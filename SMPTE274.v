==> flow/design.v <==
`timescale 1ns / 100ps
module SMPTE274(
  input 	      i_CLK_74m25,    	 
  input 	      i_RST_N,           
  input           i_EN,              
  input  [ 9 : 0] i_data_Y,          
  input  [ 9 : 0] i_data_C,          
  output [11 : 0] PIX_CNT_o,         
  output [10 : 0] LINE_CNT_o,        
  output          VSYNC_o,           
  output          HSYNC_o,           
  output          DATA_RQ_o,         
  output [ 9 : 0] Y_data_o,
  output [ 9 : 0] C_data_o           
  );
reg  [11 : 0] pix_cnt;               
reg  [10 : 0] line_cnt;              
wire [10 : 0] line_cnt_st274;        
wire [11 : 0] pix_cnt_end;           
wire [10 : 0] line_cnt_end;          
reg           i_EN_d;
reg           F; 
reg           V;
reg           H;
reg           line_data_rq; 
reg           line_EAV0; 
reg           line_EAV1;
reg           line_EAV2;
reg           line_EAV3;
reg           line_LN0;
reg           line_LN1;
reg           line_CRC0;
reg           line_CRC1;
reg           line_BLANK;
assign go_vb1    = (i_EN ^ i_EN_d) | line_cnt_end; 
assign go_frame  = line_cnt_42; 
assign go_vb2    = line_cnt_1122;   
localparam    S_IDLE  = 2'b00; 
localparam    S_VB1   = 2'b01; 
localparam    S_FRAME = 2'b10; 
localparam    S_VB2   = 2'b11; 
reg  [ 1 : 0] state;
reg           vsync;
reg           hsync;
assign line_cnt_st274 = line_cnt + 1;
always @(posedge i_CLK_74m25 or negedge i_RST_N) 
begin 
	if (i_RST_N == 0)
		state <= S_IDLE; 
	else 
		case (state) 
			S_IDLE : 
				if (go_vb1)
					state <= S_VB1; 
				else 
					state <= S_IDLE;  
			S_VB1 : 
				if (go_frame) 
					state <= S_FRAME;
				else 
					state <= S_VB1; 
			S_FRAME: 
				if (go_vb2) 
					state <= S_VB2;
				else 
					state <= S_FRAME; 
			S_VB2 : 
				if (go_vb1) 
					state <= S_VB1;
				else 
					state <= S_VB2;
			default : 
				state <= S_IDLE;    
		endcase 					 								
end
assign line_cnt_1      = line_cnt == 1    - 1;      
assign line_cnt_42     = line_cnt == 42   - 1;      
assign line_cnt_1122   = line_cnt == 1122 - 1;      
assign pix_EAV0 = pix_cnt == 1920 - 1;
assign pix_EAV1 = pix_cnt == 1920 - 1 + 1;       
assign pix_EAV2 = pix_cnt == 1920 - 1 + 2;       
assign pix_EAV3 = pix_cnt == 1920 - 1 + 3;       
assign pix_LN0  = pix_cnt == 1920 - 1 + 4;       
assign pix_LN1  = pix_cnt == 1920 - 1 + 5;       
assign pix_CRC0 = pix_cnt == 1920 - 1 + 6;       
assign pix_CRC1 = pix_cnt == 1920 - 1 + 7;       
assign pix_BLANK = (pix_cnt > 1920 - 1 + 7) && (pix_cnt < 2196 - 1);  
assign pix_CRC = (pix_cnt >= 1) && (pix_cnt < 1920 - 1 + 8);   
assign pix_SAV0 = pix_cnt == 2196 - 1;
assign pix_SAV1 = pix_cnt == 2196 - 1 + 1;       
assign pix_SAV2 = pix_cnt == 2196 - 1 + 2;       
assign pix_SAV3 = pix_cnt == 2196 - 1 + 3;       
assign line_cnt_end = line_cnt == 1125; 
assign pix_cnt_end = pix_cnt == 2200 - 1;
always @(negedge i_CLK_74m25 or negedge i_RST_N) 
begin 
	if (i_RST_N == 0)
		pix_cnt <= 0; 
	else 
		if (pix_cnt_end)
			pix_cnt <= 0;  
		else if (state != S_IDLE) 
			pix_cnt <= pix_cnt + 1'b1;	 				
end   
always @(posedge i_CLK_74m25 or negedge i_RST_N) 
begin 
	if (i_RST_N == 0)
		line_cnt <= 0; 
	else 
		if (line_cnt_end)  
			line_cnt <= 0;
		else if (pix_cnt_end) 
			line_cnt <= line_cnt + 1'b1; 				
end 
always @(posedge i_CLK_74m25 or negedge i_RST_N) 
begin 
	if (i_RST_N == 0)
		i_EN_d <= 0; 
	else 
		i_EN_d <= i_EN;	 				
end
always @(posedge i_CLK_74m25 or negedge i_RST_N) 
begin 
	if (i_RST_N == 0)
		F <= 0; 
	else 
        F <= 0;
end
always @(posedge i_CLK_74m25 or negedge i_RST_N) 
begin 
	if (i_RST_N == 0)
		line_data_rq <= 0; 
	else 
		if (pix_cnt < 1920 - 1 && state == S_FRAME)  
			line_data_rq <= 1'b1;
		else 
			line_data_rq <= 1'b0; 				
end
always @(posedge i_CLK_74m25 or negedge i_RST_N) 
begin 
	if (i_RST_N == 0)
		V <= 0; 
	else 
		V <= ~(state == S_FRAME);     
end
always @(posedge i_CLK_74m25 or negedge i_RST_N) 
begin 
	if (i_RST_N == 0)
		H <= 0; 
	else 
		if ((pix_cnt < 1920) | (pix_cnt > 2196))        
		  H <= 0;
		else
		  H <= 1;		
end
always @(posedge i_CLK_74m25 or negedge i_RST_N) 
begin 
	if (i_RST_N == 0)
		vsync <= 0; 
	else 
        if (V) 
            vsync <= 1;
        else
            vsync <= 0;
end
always @(posedge i_CLK_74m25 or negedge i_RST_N) 
begin 
	if (i_RST_N == 0)
		hsync <= 0; 
	else 
		if (line_EAV3 & ~H) 
			hsync <= 1'b0;   
		else if (line_EAV0) 
			hsync <= 1'b1;		
end
always @(posedge i_CLK_74m25 or negedge i_RST_N) 
begin 
	if (i_RST_N == 0)
		line_EAV0 <= 0; 
	else     
	   if (state != S_IDLE && (pix_EAV0 || pix_SAV0)) 
	       line_EAV0 <= 1'b1;
	   else 
	       line_EAV0 <= 1'b0; 				
end
always @(posedge i_CLK_74m25 or negedge i_RST_N) 
begin 
	if (i_RST_N == 0)
        line_EAV1 <= 0; 
	else
        if (pix_EAV1 || pix_SAV1) 
			line_EAV1 <= 1'b1;
		else 
			line_EAV1 <= 1'b0; 				
end
always @(posedge i_CLK_74m25 or negedge i_RST_N) 
begin 
	if (i_RST_N == 0)
        line_EAV2 <= 0; 
	else
        if (pix_EAV2 || pix_SAV2) 
			line_EAV2 <= 1'b1;
		else 
			line_EAV2 <= 1'b0; 				
end
always @(posedge i_CLK_74m25 or negedge i_RST_N) 
begin 
	if (i_RST_N == 0)
        line_EAV3 <= 0; 
	else
        if (pix_EAV3 || pix_SAV3) 
			line_EAV3 <= 1'b1;
		else 
			line_EAV3 <= 1'b0; 				
end
always @(posedge i_CLK_74m25 or negedge i_RST_N) 
begin 
	if (i_RST_N == 0)
        line_LN0 <= 0; 
	else	
        if (pix_LN0) 
			line_LN0 <= 1'b1;
		else 
			line_LN0 <= 1'b0; 				
end
always @(posedge i_CLK_74m25 or negedge i_RST_N) 
begin 
	if (i_RST_N == 0)
        line_LN1 <= 0; 
	else
        if (pix_LN1) 
			line_LN1 <= 1'b1;
		else 
			line_LN1 <= 1'b0; 				
end
always @(posedge i_CLK_74m25 or negedge i_RST_N) 
begin 
	if (i_RST_N == 0)
        line_CRC0 <= 0; 
	else	
        if (pix_CRC0) 
			line_CRC0 <= 1'b1;
		else 
			line_CRC0 <= 1'b0; 				
end
always @(posedge i_CLK_74m25 or negedge i_RST_N) 
begin 
	if (i_RST_N == 0)
        line_CRC1 <= 0; 
	else
        if (pix_CRC1) 
			line_CRC1 <= 1'b1;
		else 
			line_CRC1 <= 1'b0; 				
end
always @(posedge i_CLK_74m25 or negedge i_RST_N) 
begin 
	if (i_RST_N == 0)
		line_BLANK <= 0; 
	else 
		if (pix_BLANK) 
			line_BLANK <= 1'b1;
		else 
			line_BLANK <= 1'b0; 				
end
reg  [17:0] crcIn_Y, crcIn_C;
wire [17:0] crcOut_Y, crcOut_C;
reg  [9:0]  CRC1_Y, CRC1_C;  
wire [9:0]  CRC0_Y, CRC0_C;    
crcSMPTE CRC_Y (
    .crcIn        (crcIn_Y),
    .data         (pdata_Y),
    .crcOut       (crcOut_Y)
);
crcSMPTE CRC_C (
    .crcIn        (crcIn_C),
    .data         (pdata_C),
    .crcOut       (crcOut_C)
);
always @(posedge i_CLK_74m25 or negedge i_RST_N) 
begin
    if (i_RST_N == 0)
        begin
           crcIn_Y <= 10'h000;
           crcIn_C <= 10'h000;
        end	    
	else 
	   if (pix_cnt_end)
           begin
               crcIn_Y <= 10'h000;
               crcIn_C <= 10'h000;
           end
       else
         if (pix_CRC)
           begin
               crcIn_Y <= crcOut_Y;
               crcIn_C <= crcOut_C;
               CRC1_Y  <= {~crcOut_Y[17], crcOut_Y[17:9]};  
               CRC1_C  <= {~crcOut_C[17], crcOut_C[17:9]};             
           end
    end
assign CRC0_Y  = {~crcOut_Y[8] , crcOut_Y[8 :0]};
assign CRC0_C  = {~crcOut_C[8] , crcOut_C[8 :0]};
reg  [ 9 : 0] pdata_Y, pdata_C; 
always @(posedge i_CLK_74m25 or negedge i_RST_N) 
begin 
	if (i_RST_N == 0)
	begin
		pdata_Y <= 0;
		pdata_C <= 0;  
	end
	else
    if (line_EAV0)
      begin 
        pdata_Y <= 10'h3ff; 
        pdata_C <= 10'h3ff;
      end
    else if (line_EAV1)
      begin
        pdata_Y <= 10'h000;
        pdata_C <= 10'h000;
      end
    else if (line_EAV2) 
      begin
        pdata_Y <= 10'h000;	
        pdata_C <= 10'h000;
      end
    else if (line_EAV3)
      begin
        pdata_Y <= {1'b1, F, V, H, V^H, F^H, F^V, F^V^H,1'b0, 1'b0 };
        pdata_C <= {1'b1, F, V, H, V^H, F^H, F^V, F^V^H,1'b0, 1'b0 };
      end
    else if (line_LN0)
      begin 
        pdata_Y <= {~line_cnt_st274[6], line_cnt_st274[6:0],1'b0,1'b0};
        pdata_C <= {~line_cnt_st274[6], line_cnt_st274[6:0],1'b0,1'b0};
      end
    else if (line_LN1) 
      begin
        pdata_Y <= {1'b1  ,1'b0,1'b0,1'b0,line_cnt_st274[10:7],1'b0, 1'b0};
        pdata_C <= {1'b1  ,1'b0,1'b0,1'b0,line_cnt_st274[10:7],1'b0, 1'b0}; 
      end
    else if (line_CRC0)
      begin
        pdata_Y <= CRC0_Y;
        pdata_C <= CRC0_C;
      end
    else if (line_CRC1)
      begin
        pdata_Y <= CRC1_Y;
        pdata_C <= CRC1_C;
      end	            	 	 		
    else if (line_BLANK) 
      begin  
        pdata_Y <= 10'h040;
        pdata_C <= 10'h200;	
      end
    else
      begin
        pdata_Y <= i_data_Y;
        pdata_C <= i_data_C;
      end						
end 
assign PIX_CNT_o  = pix_cnt; 
assign LINE_CNT_o = line_cnt;
assign Y_data_o   = pdata_Y;
assign C_data_o   = pdata_C;
assign VSYNC_o    = vsync;
assign HSYNC_o    = hsync;
assign DATA_RQ_o  = line_data_rq;
endmodule
`timescale 1ns / 1ps
module crcSMPTE (
	input [17:0] crcIn,
	input [9:0] data,
	output [17:0] crcOut
);
	assign crcOut[0] = crcIn[10];
	assign crcOut[1] = crcIn[11];
	assign crcOut[2] = crcIn[12];
	assign crcOut[3] = (crcIn[0] ^ crcIn[13] ^ data[0]);
	assign crcOut[4] = (crcIn[0] ^ crcIn[1] ^ crcIn[14] ^ data[0] ^ data[1]);
	assign crcOut[5] = (crcIn[1] ^ crcIn[2] ^ crcIn[15] ^ data[1] ^ data[2]);
	assign crcOut[6] = (crcIn[2] ^ crcIn[3] ^ crcIn[16] ^ data[2] ^ data[3]);
	assign crcOut[7] = (crcIn[3] ^ crcIn[4] ^ crcIn[17] ^ data[3] ^ data[4]);
	assign crcOut[8] = (crcIn[0] ^ crcIn[4] ^ crcIn[5] ^ data[0] ^ data[4] ^ data[5]);
	assign crcOut[9] = (crcIn[1] ^ crcIn[5] ^ crcIn[6] ^ data[1] ^ data[5] ^ data[6]);
	assign crcOut[10] = (crcIn[2] ^ crcIn[6] ^ crcIn[7] ^ data[2] ^ data[6] ^ data[7]);
	assign crcOut[11] = (crcIn[3] ^ crcIn[7] ^ crcIn[8] ^ data[3] ^ data[7] ^ data[8]);
	assign crcOut[12] = (crcIn[4] ^ crcIn[8] ^ crcIn[9] ^ data[4] ^ data[8] ^ data[9]);
	assign crcOut[13] = (crcIn[5] ^ crcIn[9] ^ data[5] ^ data[9]);
	assign crcOut[14] = (crcIn[6] ^ data[6]);
	assign crcOut[15] = (crcIn[7] ^ data[7]);
	assign crcOut[16] = (crcIn[8] ^ data[8]);
	assign crcOut[17] = (crcIn[9] ^ data[9]);
endmodule
* Reports on SMPTE274
The steps from the RTL of SMPTE274 to its reports follow in flow order.
Line numbers count from 1 in the design file above.
Operators: Yosys type, input widths -> output width; for muxes data width and select width s.
Not given: -
- Top :: SMPTE274
- Clock :: i_CLK_74m25
- Library :: sky130hd
- Timing corner :: tt_025C_1v80

* Word level
Counts by Yosys on the flattened word-level netlist (proc, flatten, opt, wreduce; memories kept). Register bits leave out memories and registers merged into their read ports (data or address). Print and check cells are left out.
- Bits in registers :: 116
- Bits of input ports :: 23
- Output and inout port bits :: 46
- Elaborated cells :: 228
- Add/subtract/negate cells :: 3
- Magnitude comparators :: 7
- Eq/ne operators :: 19
- Mux-type cells :: 45
- Bitwise gates (word level) :: 113
- Reductions and logical operators :: 17
** Operators with widths (count)
- $mux 10 :: 18
- $xor 1x1->1 :: 102
- $eq 12x11->1 const B :: 8
- $mux 18 :: 4
- $eq 12x12->1 const B :: 5
- $lt 12x11->1 const B :: 3
- $mux 12 :: 2
- $add 11x1->11 const B :: 2
- $eq 11x11->1 const B :: 2
- $mux 11 :: 2
- $mux 1 :: 16
- $add 12x1->12 const B :: 1
- $ge 12x1->1 const B :: 1
- $gt 12x11->1 const B :: 1
- $gt 12x12->1 const B :: 1
- $lt 12x12->1 const B :: 1
- $reduce_bool 12->1 :: 1
- $eq 11x6->1 const B :: 1
- $reduce_bool 11->1 :: 1
- $reduce_bool 2->1 :: 5
- $not 1->1 :: 8
- $pmux 2 s4 :: 1
- $logic_and 1x1->1 :: 4
- $logic_or 1x1->1 :: 4
- $eq 2x2->1 const B :: 2
- $mux 2 :: 2
- $reduce_and 3->1 :: 1
- $or 1x1->1 :: 2
Other operator kinds: 3; their cells: 3.

* Longest topological paths
Depth = most cells in a row (Yosys ltp): at word level without a register or memory, in the mapped netlist without a sequential cell, where the memories' decode and read muxes count.
- Word-level depth :: 13
- ABC_AREA :: 0
- Gate-level depth with buffers :: 9
- Gate-level depth less buffers :: 7

* Synthesis result
Source: synth_stat.txt of the flow (Yosys; design flattened, memories mapped). It holds for the ABC_AREA given above (unset counts as 0); a run with the other value may have another netlist.
- Standard cells after synthesis :: 526
- Chip area (Yosys) :: 5800.6 sq um
- Flip-flop cells :: 116
- Buffer cells :: 28
** Cell types
- sky130_fd_sc_hd__dfrtp_1 :: count 84, area in all 2.1E+03 sq um
- sky130_fd_sc_hd__edfxtp_1 :: count 20, area in all 600.576 sq um
- sky130_fd_sc_hd__xnor2_1 :: count 59, area in all 516.746 sq um
- sky130_fd_sc_hd__dfrtn_1 :: count 12, area in all 300.288 sq um
- sky130_fd_sc_hd__a22o_1 :: count 34, area in all 297.786 sq um
- sky130_fd_sc_hd__xor2_1 :: count 25, area in all 218.96 sq um
- sky130_fd_sc_hd__nor2_1 :: count 39, area in all 146.39 sq um
- sky130_fd_sc_hd__nand2_1 :: count 29, area in all 108.854 sq um
- sky130_fd_sc_hd__o21ai_0 :: count 21, area in all 105.101 sq um
- sky130_fd_sc_hd__ha_1 :: count 7, area in all 87.584 sq um
- sky130_fd_sc_hd__clkbuf_1 :: count 22, area in all 82.579 sq um
- sky130_fd_sc_hd__a21oi_1 :: count 15, area in all 75.072 sq um
- sky130_fd_sc_hd__a221o_1 :: count 7, area in all 70.067 sq um
- sky130_fd_sc_hd__a221oi_1 :: count 7, area in all 61.309 sq um
- sky130_fd_sc_hd__o31ai_1 :: count 8, area in all 60.058 sq um
- sky130_fd_sc_hd__inv_1 :: count 15, area in all 56.304 sq um
- sky130_fd_sc_hd__nand3_1 :: count 11, area in all 55.053 sq um
- sky130_fd_sc_hd__nor3_1 :: count 11, area in all 55.053 sq um
Not listed: further types 45, cells in them 100.
By module: a second synthesis without flattening, with its own total; a netlist apart from the flattened one above.
- Cell total of the unflattened synthesis :: 580
- Area (unflattened synthesis) :: 6536.3 sq um
Each row is one instance without its submodules.
** By module
- SMPTE274 :: instances 1, cells 524, area 5693.0 sq um, seq. area 3002.9 sq um
- crcSMPTE :: instances 2, cells 28, area 421.7 sq um, seq. area 0.0 sq um

==> runs of SMPTE274 <==
Record of 2 stored runs of the RTL-to-layout flow on SMPTE274, platform sky130hd. The runs are unordered. Constraints: input delay and output delay 20% of the set period each, output load 0.01 pF.
By "total power of the final layout" is meant OpenSTA's value without simulated activity: inputs other than the clock are taken to toggle once in ten clock periods, and the tool carries that through the logic.

** Run 1
- Settings :: period_ns=7.84; CORE_UTILIZATION=54; SETUP_SLACK_MARGIN=1.09; PLACE_DENSITY_LB_ADDON=0.16; CELL_PAD_IN_SITES_DETAIL_PLACEMENT=1; TNS_END_PERCENT=25; GPL_ROUTABILITY_DRIVEN=1; CAP_MARGIN=20; CORE_MARGIN=2; SLEW_MARGIN=20
- Die area :: 11586.4 sq um
- Setup TNS :: 0 ps
- Setup slack of the worst path :: 882 ps
- Standard-cell area after routing :: 7283.2 sq um
- Area of the synthesized netlist :: 5800.6 sq um
- Total power of the final layout :: 2557 µW
- Post-route utilization :: 70.2%

** Run 2
- Settings :: period_ns=4.8; SETUP_SLACK_MARGIN=-0.1; CAP_MARGIN=20; CORE_MARGIN=2; CORE_UTILIZATION=40; SLEW_MARGIN=20
- Die area :: 15480.3 sq um
- Setup TNS :: -243 ps
- Setup slack of the worst path :: -54 ps
- Standard-cell area after routing :: 7394.6 sq um
- Area of the synthesized netlist :: 5800.6 sq um
- Total power of the final layout :: 4011 µW
- Post-route utilization :: 51.5%
